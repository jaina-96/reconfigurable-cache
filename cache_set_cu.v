==> flow/design.v <==
module cache_set_cu  
#(parameter WIDTH = 32,
  parameter MODES = 4,
 parameter SETS = 8)
( input [WIDTH-1:0] address,
input reset, 
input clk,                                           
  input [MODES-3:0] selection_signal,
  output reg [SETS-1:0] set,
  output reg [18:0] tag,
  output reg [3:0] offset,
  output reg [11:0] index);
	always @ (posedge clk)
begin
if(!reset)
begin
 index <= 12'b0;
tag <= 19'b0;		
set <= 8'b0;
offset <= 8'b0;
end
else
begin
	case(selection_signal)
		2'b00: begin
		       index <= address[15:4];
			tag <= {3'b000, address[31:16]};		
			set <= {8'b 10000000};
			end
		2'b01: begin
		       index <= {1'b0, address[14:4]};
			tag<= {2'b00, address[31:15]};
			set <= {8'b 11000000};		
			end
		2'b10: begin
		       index <= {2'b00, address[13:4]};
			tag <= {1'b0, address[31:14]};
			set <= {8'b 11110000};		
			end
		2'b11: begin
		       index <= {3'b000, address[12:4]};
			tag <=  address[31:13];
			set <= {8'b 11111111};		
			end
		 default: begin
			index <= address[15:4];
			tag <= {3'b000, address[31:16]};
			  end
	endcase
offset = address[3:0];
end
end
endmodule
# From RTL to reports: cache_set_cu

Tool output for the design above, in the order of the flow.
Line numbers count from 1 in the design file above.
The mark -- stands for no value.

Design top: cache_set_cu
Clock input: clk
Standard-cell library: sky130hd
Library corner: tt_025C_1v80

# After elaboration

Counts by Yosys on the flattened word-level netlist (proc, flatten, opt, wreduce; memories kept). Register bits leave out memories and registers merged into their read ports (data or address); mux counts leave out enables and synchronous resets folded into registers. Print and check cells are left out. Cells with the same type and inputs are merged into one.

Register bits after elaboration: 43
Bits of input ports: 36
Output and inout port bits: 43
Elaborated cells: 11

Equal/unequal tests: 3
Mux-type cells: 3
Reduce/logical cells: 1

Operators by type and width:

| kind                                   | count |
| parallel mux 19 bit (select 4 bit)     | 1 |
| parallel mux 12 bit (select 4 bit)     | 1 |
| parallel mux 8 bit (select 4 bit)      | 1 |
| == test 2 bit with constant B          | 2 |
| == test 2 x 1 -> 1 bit with constant B | 1 |
| logical NOT 2 bit                      | 1 |

# Depth

Depth = most cells in a row (Yosys ltp): at word level without a register or memory, in the mapped netlist without a sequential cell, where the memories' decode and read muxes count.

Depth in word-level cells: 2
ABC_AREA: 0
Depth in mapped cells: 5
Mapped depth without buffers: 2

# Netlist

The flow's flattened synthesis, as Yosys stat reports it; memories are mapped. The netlist is that of the ABC_AREA named above (0 if unset); the other value can give another one.
The area totals of this step are shown rounded.

Cells by type:

| cell type                 | count |
| sky130_fd_sc_hd__dfxtp_1  | 39 |
| sky130_fd_sc_hd__mux2i_1  | 18 |
| sky130_fd_sc_hd__o22ai_1  | 16 |
| sky130_fd_sc_hd__and2_1   | 15 |
| sky130_fd_sc_hd__buf_4    | 7 |
| sky130_fd_sc_hd__buf_6    | 4 |
| sky130_fd_sc_hd__nand2b_4 | 1 |
| sky130_fd_sc_hd__buf_2    | 2 |
| sky130_fd_sc_hd__nor4bb_1 | 1 |
| sky130_fd_sc_hd__and3b_1  | 1 |
| sky130_fd_sc_hd__nand4b_1 | 1 |
| sky130_fd_sc_hd__nand2_1  | 2 |
| sky130_fd_sc_hd__o21a_1   | 1 |
| sky130_fd_sc_hd__and3_1   | 1 |
| sky130_fd_sc_hd__nor2b_1  | 1 |
| sky130_fd_sc_hd__a21oi_1  | 1 |
| sky130_fd_sc_hd__o21ai_0  | 1 |

Cells in the netlist: 112
Chip area (Yosys): 1,340 um^2
Area of sequential cells: 781 um^2
Flip-flop cells: 39
Buffers: 13

# Worst setup path after synthesis

Source: OpenSTA report_checks on the synthesized netlist (no wires, ideal clock, input and output delay 20% of the period each), path of least setup slack; recovery checks are left aside. Register names are those of the netlist, which keeps one name where synthesis merged equal registers.

Path type: input-to-reg
Start point: in selection_signal[1]
End point: reg tag[11]
Period: 0.881 ns
Input delay: 0.176 ns
Setup time: 0.127 ns
Arrival: 0.770 ns
Path slack: -0.016 ns
Delay of the path: 0.721 ns
Driving pins on the path: 4
Period reached after synthesis: 0.897 ns

"delay of the path" = arrival - input delay + setup time.
"driving pins on the path" counts driving pins, that of a launching flip-flop among them; a cell with two outputs on the path counts twice.
"period reached after synthesis" is the clock period less the worst setup slack; recovery checks do not enter. This is arithmetic on one report: input and output delays are still those of the set period (20% each).
Between the ends stands the longest chain of elaborated cells between them, by number of cells; it is not shown to be the way that was timed. Of several equally long chains one is given.
Each line given opens the expression or statement behind the cell; cells for indexed reads and writes are added by Yosys, which also makes memories of some case tables.
At most two assigning lines are given for a register; there are more.

Path through: sky130_fd_sc_hd__buf_4 sky130_fd_sc_hd__buf_4 sky130_fd_sc_hd__mux2i_1 sky130_fd_sc_hd__o22ai_1
Cells in the longest elaborated chain: 2
Elaborated cells between the ends (all ways): 5
Source lines of those cells: 1
Those cells by class: eq/ne: 3; mux: 1; reduce/logical: 1

Ends and longest elaborated chain, after synthesis:

| element                            | line | RTL |
| start, declared                    | 8    | `input [MODES-3:0] selection_signal,` |
| == test 2 bit                      | 24   | `case(selection_signal)` |
| parallel mux 19 bit (select 4 bit) | 24   |  |
| end, assigned                      | 27   | `tag <= {3'b000, address[31:16]};` |
| end, assigned                      | 32   | `tag<= {2'b00, address[31:15]};` |
| end, declared                      | 10   | `output reg [18:0] tag,` |

# Worst path after layout

Path of least setup slack in the final report of stored run 1 (OpenROAD, finished layout, wires in). Where an end is a register, its clock arrival counts in the times.

Path type: reg-to-output
Start point: reg (name not given)
End point: out set[2]
Period: 0.885 ns
External output delay: 0.18 ns
Arrival: 0.82 ns
Path slack: -0.11 ns
Driving pins on the path: 2

Path through: sky130_fd_sc_hd__dfxtp_2 sky130_fd_sc_hd__buf_2

Ends and longest elaborated chain, post-layout:

| element       | line | RTL |
| end, declared | 9    | `output reg [SETS-1:0] set,` |

Chain of elaborated cells between the ends: none given.

Subject: flow runs of cache_set_cu

Hi,

Record of 2 stored runs of the RTL-to-layout flow on cache_set_cu, platform sky130hd. The runs are unordered. Constraints: input delay and output delay 20% of the set period each, output load 0.01 pF.
"period reached" is the run's clock period less its worst setup slack. It is reckoned from that one timing run; input and output delays stay at 20% of the period that was set.
"time on the worst setup path" = time allowed to the worst setup path (clock period - input delay - output delay, where it has them) - its slack; a late launch clock adds to it, a late capture clock takes from it.
By "power" is meant OpenSTA's value without simulated activity: inputs other than the clock are taken to toggle once in ten clock periods, and the tool carries that through the logic.
Measured values are rounded.
A setting shown as . is not set for that run.
Among the results, . means that no value is shown for the run.

| item                                   | stored run 1  | stored run 2 |
| period_ns                              | 0.885         | 0.685        |
| CAP_MARGIN                             | 20            | 20           |
| CORE_MARGIN                            | 2             | 2            |
| CORE_UTILIZATION                       | 40            | 66           |
| SLEW_MARGIN                            | 20            | 35           |
| SETUP_SLACK_MARGIN                     | .             | 0.18         |
| CELL_PAD_IN_SITES_GLOBAL_PLACEMENT     | .             | 2            |
| GPL_TIMING_DRIVEN                      | .             | 1            |
| GPL_ROUTABILITY_DRIVEN                 | .             | 0            |
| CTS_CLUSTER_DIAMETER                   | .             | 20           |
| period reached (ns)                    | 0.999         | .            |
| die size (um^2)                        | 3,830         | .            |
| time on the worst setup path (ns)      | 0.82          | .            |
| worst setup path type                  | reg-to-output | .            |
| post-route worst hold slack (ns)       | 0.186         | .            |
| utilization of the finished layout (%) | 66.8          | .            |
| worst setup slack after layout (ns)    | -0.114        | .            |
| power (uW)                             | 4,020         | .            |
| netlist area reported by Yosys (um^2)  | 1,340         | .            |
| setup TNS (ns)                         | -3.34         | .            |
| standard-cell area after layout (um^2) | 2,190         | .            |

Stored run 2: no results, placement failed with GPL-0301

Regards
